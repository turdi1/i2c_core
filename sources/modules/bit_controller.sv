==> flow/design.v <==
module bit_controller (
    rst_,
    clk,
    mode,
    start_cmd,
    stop_cmd,
    write_bit_cmd,
    read_bit_cmd,
    bit_in,
    bit_out,
    busy,
    done,
    tick_start,
    tick_done,
    scl_in,
    sda_drive_low,
    sda_in
);
input           rst_;                
input           clk;                 
input   [1:0]   mode;                
input           start_cmd;           
input           stop_cmd;            
input           write_bit_cmd;       
input           read_bit_cmd;        
input           bit_in;              
output          bit_out;             
output          busy;                
output          done;                
output          tick_start;          
input           tick_done;           
input           scl_in;              
output          sda_drive_low;       
input           sda_in;              
reg             bit_out_reg;
reg             busy_reg;
reg             done_reg;
reg             tick_start_reg;
reg             sda_drive_low_reg;
reg     [8:0]   t_hd_sta;            
reg     [8:0]   t_su_sto;            
reg     [8:0]   fsm_counter;
typedef enum logic [3:0] {
    IDLE,
    START_A,
    START_B,
    START_C,
    STOP_A,
    STOP_B,
    STOP_C,
    WRITE_SETUP,
    WRITE_SCL,
    READ_SETUP,
    READ_SCL,
    READ_SAMPLE,
    DONE
} state_t;
state_t         fsm_state;
assign bit_out          = bit_out_reg;
assign busy             = busy_reg;
assign done             = done_reg;
assign tick_start       = tick_start_reg;
assign sda_drive_low    = sda_drive_low_reg;
always @(posedge clk or negedge rst_)
begin
    if (!rst_)
    begin
        fsm_state           <= IDLE;
        bit_out_reg         <= 0;
        busy_reg            <= 0;
        done_reg            <= 0;
        tick_start_reg      <= 0;
        sda_drive_low_reg   <= 0;
        fsm_counter         <= 0;
    end
    else
    begin
        case(fsm_state)
        IDLE:
        begin
            done_reg        <= 0;
            busy_reg        <= 0;
            fsm_counter     <= 0;
            if (start_cmd)
            begin
                busy_reg    <= 1;
                fsm_state   <= START_A;
            end
            else if (stop_cmd)
            begin
                busy_reg    <= 1;
                fsm_state   <= STOP_A;
            end
            else if (write_bit_cmd)
            begin
                busy_reg    <= 1;
                fsm_state   <= WRITE_SETUP;
            end
            else if (read_bit_cmd)
            begin
                busy_reg    <= 1;
                fsm_state   <= READ_SETUP;
            end
        end
        START_A:  
        begin
            sda_drive_low_reg   <= 0;  
            if (scl_in == 1)
                fsm_state       <=  START_B;
        end
        START_B:  
        begin
            sda_drive_low_reg   <= 1;  
            fsm_state           <= START_C;
        end
        START_C:  
        begin
            if (fsm_counter == (t_hd_sta - 1))
            begin
                fsm_counter     <= 0;
                tick_start_reg  <= 1;
                fsm_state       <= DONE;
            end
            else
                fsm_counter     <= fsm_counter + 1;
        end
        STOP_A:
        begin
            sda_drive_low_reg   <= 1;  
            if (scl_in == 1)
                fsm_state       <= STOP_B;
        end
        STOP_B:  
        begin
            if (fsm_counter == (t_su_sto - 1))
            begin
                fsm_counter         <= 0;
                sda_drive_low_reg   <= 0;  
                fsm_state           <= STOP_C;
            end
            else
                fsm_counter     <= fsm_counter + 1;
        end
        STOP_C:
        begin
            fsm_state           <= DONE;
        end
        WRITE_SETUP:
        begin
            sda_drive_low_reg   <= ~bit_in;
            tick_start_reg      <= 1;
            fsm_state           <= WRITE_SCL;
        end
        WRITE_SCL:
        begin
            tick_start_reg      <= 0; 
            if (tick_done)
                fsm_state       <= DONE;
        end
        READ_SETUP:
        begin
            sda_drive_low_reg   <= 0;  
            tick_start_reg      <= 1;
            fsm_state           <= READ_SCL;
        end
        READ_SCL:
        begin
            if (tick_done)
                fsm_state       <= READ_SAMPLE;
        end
        READ_SAMPLE:
        begin
            bit_out_reg         <= sda_in;
            fsm_state           <= DONE;
        end
        DONE:
        begin
            tick_start_reg  <= 0;
            done_reg        <= 1;
            busy_reg        <= 0;
            fsm_state       <= IDLE;
        end   
        endcase
    end
end
always @(*)
begin
    case(mode)
        2'd0:        
        begin
            t_hd_sta   = 9'd400;
            t_su_sto   = 9'd400;
           end
        2'd1:        
        begin
            t_hd_sta   = 9'd60;
            t_su_sto   = 9'd60;
        end
        2'd2:        
        begin
            t_hd_sta   = 9'd26;
            t_su_sto   = 9'd26;
        end    
        default:     
        begin
            t_hd_sta   = 9'd400;
            t_su_sto   = 9'd400;
        end
    endcase
end
endmodule
[Tool chain data of bit_controller]
The steps from the RTL of bit_controller to its reports follow in flow order.
Line numbers count from 1 in the design file above.
Cell names lack the library's common part.
A cell with n/a has no value.
Set-up
  top module: bit_controller
  clock port: clk
  library: sky130hd
  library corner: tt_025C_1v80

[After elaboration]
Source: Yosys, flattened and elaborated, memories not mapped. Widths are those after wreduce. Registers that Yosys merges into a memory's read port (data or address) are not register bits. Print and check cells do not count. Equal cells are merged and count once.
Word-level totals
  elaborated cells: 71
  bits in registers: 18
  output and inout bits: 5
  input bits: 12
Cells by class
  add/subtract/negate cells: 2
  bitwise logic cells: 1
  reduce/logical cells: 15
  mux-type cells: 24
  equal/unequal tests: 22
Operator list (number)
  parallel mux 4 bit (select 12 bit): 1
  two-way mux 4 bit: 10
  parallel mux 9 bit (select 2 bit): 2
  == test 9 x 32 -> 1 bit: 1
  == test 4 bit (second input constant): 5
  == test 4 x 3 -> 1 bit (second input constant): 4
  nonzero test 12 bit: 1
  inequality test 2 bit (second input constant): 6
  OR reduction 2 bit: 6
  subtractor 9 x 1 -> 10 bit (second input constant): 1
  adder 9 x 1 -> 9 bit (second input constant): 1
  two-way mux 9 bit: 1
  == test 4 x 2 -> 1 bit (second input constant): 2
  AND reduction 8 bit: 1
  nonzero test 3 bit: 2
  two-way mux 1 bit: 6
  inequality test 5 bit (second input constant): 1
  AND reduction 2 bit: 2
  == test 4 x 1 -> 1 bit (second input constant): 1
  logical NOT 4 bit: 1
  nonzero test 4 bit: 1
  parallel mux 1 bit (select 4 bit): 1
  parallel mux 1 bit (select 2 bit): 2
  parallel mux 1 bit (select 3 bit): 1
  == test 2 x 1 -> 1 bit (second input constant): 1
  == test 2 bit (second input constant): 1
  nonzero test 2 bit: 1
  inverter 1 bit: 1

[Depth]
Longest topological path by Yosys (ltp), each cell counted once; first at word level (registers and memories cut), then after technology mapping (sequential cells cut; the memories' decode and read muxes count).
Logic depth
  depth after elaboration: 6
  ABC_AREA: 0
  depth in mapped cells: 7
  mapped depth without buffers: 7

[Synthesis result]
The flow's flattened synthesis, as Yosys stat reports it; memories are mapped. The netlist is that of the ABC_AREA named above (0 if unset); the other value can give another one.
Totals and module areas in this step are rounded.
Cell types
  dfrtp_1: number 26, total area 650.624 µm²
  inv_1: number 15, total area 56.304 µm²
  nand2_1: number 12, total area 45.043 µm²
  a21o_1: number 5, total area 37.536 µm²
  ha_1: number 3, total area 37.536 µm²
  nor2_1: number 8, total area 30.029 µm²
  a22o_1: number 3, total area 26.275 µm²
  dfstp_2: number 1, total area 26.275 µm²
  o21ai_0: number 5, total area 25.024 µm²
  mux2i_4: number 1, total area 22.522 µm²
  nand3_1: number 4, total area 20.019 µm²
  o21ai_1: number 4, total area 20.019 µm²
  or3_1: number 3, total area 18.768 µm²
  nand3_4: number 1, total area 17.517 µm²
  xnor2_1: number 2, total area 17.517 µm²
  xor2_1: number 2, total area 17.517 µm²
  a21oi_1: number 3, total area 15.014 µm²
  nor3_1: number 3, total area 15.014 µm²
Other cell types: 20; their cells: 22.
Synthesis totals
  cells in the netlist: 123
  mapped flip-flops: 27
  sequential part of the area: 677 µm²
  chip area (Yosys): 1280 µm²
  buffers: 1

[Worst setup path after synthesis]
Path of least setup slack by OpenSTA after synthesis, without wires, with an ideal clock, recovery checks aside; 20% of the period is set as input and as output delay. Where synthesis merged equal registers, the netlist keeps one of their names.
Path post-synthesis
  kind: input to register
  start point: in mode[0]
  end point: reg sda_drive_low_reg
  path slack: 0.202 ns
  buffers on the path: 0
  period: 2.45 ns
  library setup time: 0.128 ns
  data required time: 2.322 ns
  data arrival time: 2.121 ns
  driving pins on the path: 7
  delay of the path: 1.759 ns
  launch time at the first pin: 0.490 ns
  external input delay: 0.490 ns
  synthesis period reached: 2.248 ns
"delay of the path" is the arrival time less input delay plus setup time.
"driving pins on the path" counts driving pins, that of a launching flip-flop among them; a cell with two outputs on the path counts twice.
"synthesis period reached" is the clock period less the worst setup slack; recovery checks do not enter. This is arithmetic on one report: input and output delays are still those of the set period (20% each).
The rows between start and end are the longest chain of elaborated cells between them; the timing report does not say that the signal goes this way. Where chains are equally long, one stands for them.
Each line given opens the expression or statement behind the cell; cells for indexed reads and writes are added by Yosys, which also makes memories of some case tables.
At most two assigning lines are given for a register; there are more.
On the way, post-synthesis
  path through: inv_1 -> ha_1 -> or4b_4 -> mux2i_4 -> nand3_4 -> a21oi_1 -> mux2_1
  cells in the longest elaborated chain: 6
  elaborated cells between the ends (all ways): 9
  classes of those cells: add/sub: 1; eq/ne: 4; mux: 3; reduce/logical: 1
Ends and longest elaborated chain, post-synthesis
  from (decl): line 21  | input   [1:0]   mode;
  == test 2 bit: line 188  | case(mode)
  parallel mux 9 bit (select 2 bit): line 188
  subtractor 9 x 1 -> 10 bit: line 135  | if (fsm_counter == (t_su_sto - 1))
  == test 9 x 32 -> 1 bit: line 135
  two-way mux 1 bit: line 135
  parallel mux 1 bit (select 4 bit): line 78  | case(fsm_state)
  to (assign): line 73  | sda_drive_low_reg   <= 0;
  to (assign): line 150  | sda_drive_low_reg   <= ~bit_in;
  to (decl): line 39  | reg             sda_drive_low_reg;

[Timing after layout]
From the final timing report of stored run 1: the path of least setup slack in the routed layout; clock arrival at registers is part of the times.
Path after layout
  kind: input to register
  start point: in mode[0]
  end point: reg sda_drive_low_reg
  driving pins on the path: 8
  data required time: 2.92 ns
  period: 2.7 ns
  launch time at the first pin: 0.54 ns
  data arrival time: 2.67 ns
  buffers on the path: 1
  external input delay: 0.54 ns
  path slack: 0.25 ns
  library setup time: 0.10 ns
The rows between start and end are the longest chain of elaborated cells between them; the timing report does not say that the signal goes this way. Where chains are equally long, one stands for them.
At most two assigning lines are given for a register; there are more.
On the way, after layout
  path through: clkdlybuf4s50_1 -> inv_1 -> ha_1 -> or4b_4 -> mux2i_4 -> nand3_4 -> a21oi_1 -> mux2_1
  cells in the longest elaborated chain: 6
  elaborated cells between the ends (all ways): 9
  classes of those cells: add/sub: 1; eq/ne: 4; mux: 3; reduce/logical: 1
Ends and longest elaborated chain, after layout
  from (decl): line 21  | input   [1:0]   mode;
  == test 2 bit: line 188  | case(mode)
  parallel mux 9 bit (select 2 bit): line 188
  subtractor 9 x 1 -> 10 bit: line 135  | if (fsm_counter == (t_su_sto - 1))
  == test 9 x 32 -> 1 bit: line 135
  two-way mux 1 bit: line 135
  parallel mux 1 bit (select 4 bit): line 78  | case(fsm_state)
  to (assign): line 73  | sda_drive_low_reg   <= 0;
  to (assign): line 150  | sda_drive_low_reg   <= ~bit_in;
  to (decl): line 39  | reg             sda_drive_low_reg;

Design bit_controller on sky130hd. What follows are 2 stored runs of the flow, each under its own settings; their order means nothing. The constraints put input and output delay at 20% of the set period each and load the outputs with 0.01 pF.
"reached clock period" = clock period - worst setup slack. The figure is calculated, with input and output delays left at 20% of the set period.
"total power after layout": no workload was simulated; the value follows from the tool's default switching activity.
Measured values are rounded.

==> stored run 1: settings <==
{ "period_ns": 2.7, "CORE_UTILIZATION": 48, "CAP_MARGIN": 20, "CORE_MARGIN": 2, "SLEW_MARGIN": 20 }
==> stored run 1: results <==
post-synthesis cell area: 1280 µm²
area inside the die boundary: 3100 µm²
standard-cell area of the final layout: 1540 µm²
post-layout utilization: 0.615
worst slack on setup checks: 0.252 ns
setup TNS: 0.000 ns
total power after layout: 0.00123 W
reached clock period: 2.448 ns

==> stored run 2: settings <==
{ "period_ns": 1.55, "CORE_UTILIZATION": 63, "PLACE_DENSITY_LB_ADDON": 0.28, "HOLD_SLACK_MARGIN": 0.3, "ABC_AREA": 0, "GPL_TIMING_DRIVEN": 0, "CTS_CLUSTER_SIZE": 50, "MIN_ROUTING_LAYER": "met1", "CAP_MARGIN": 20, "CORE_MARGIN": 2, "SLEW_MARGIN": 20 }
==> stored run 2: results <==
post-synthesis cell area: 1280 µm²
area inside the die boundary: 2410 µm²
standard-cell area of the final layout: 1610 µm²
post-layout utilization: 0.829
worst slack on setup checks: -0.341 ns
setup TNS: -3.40 ns
total power after layout: 0.00235 W
reached clock period: 1.891 ns
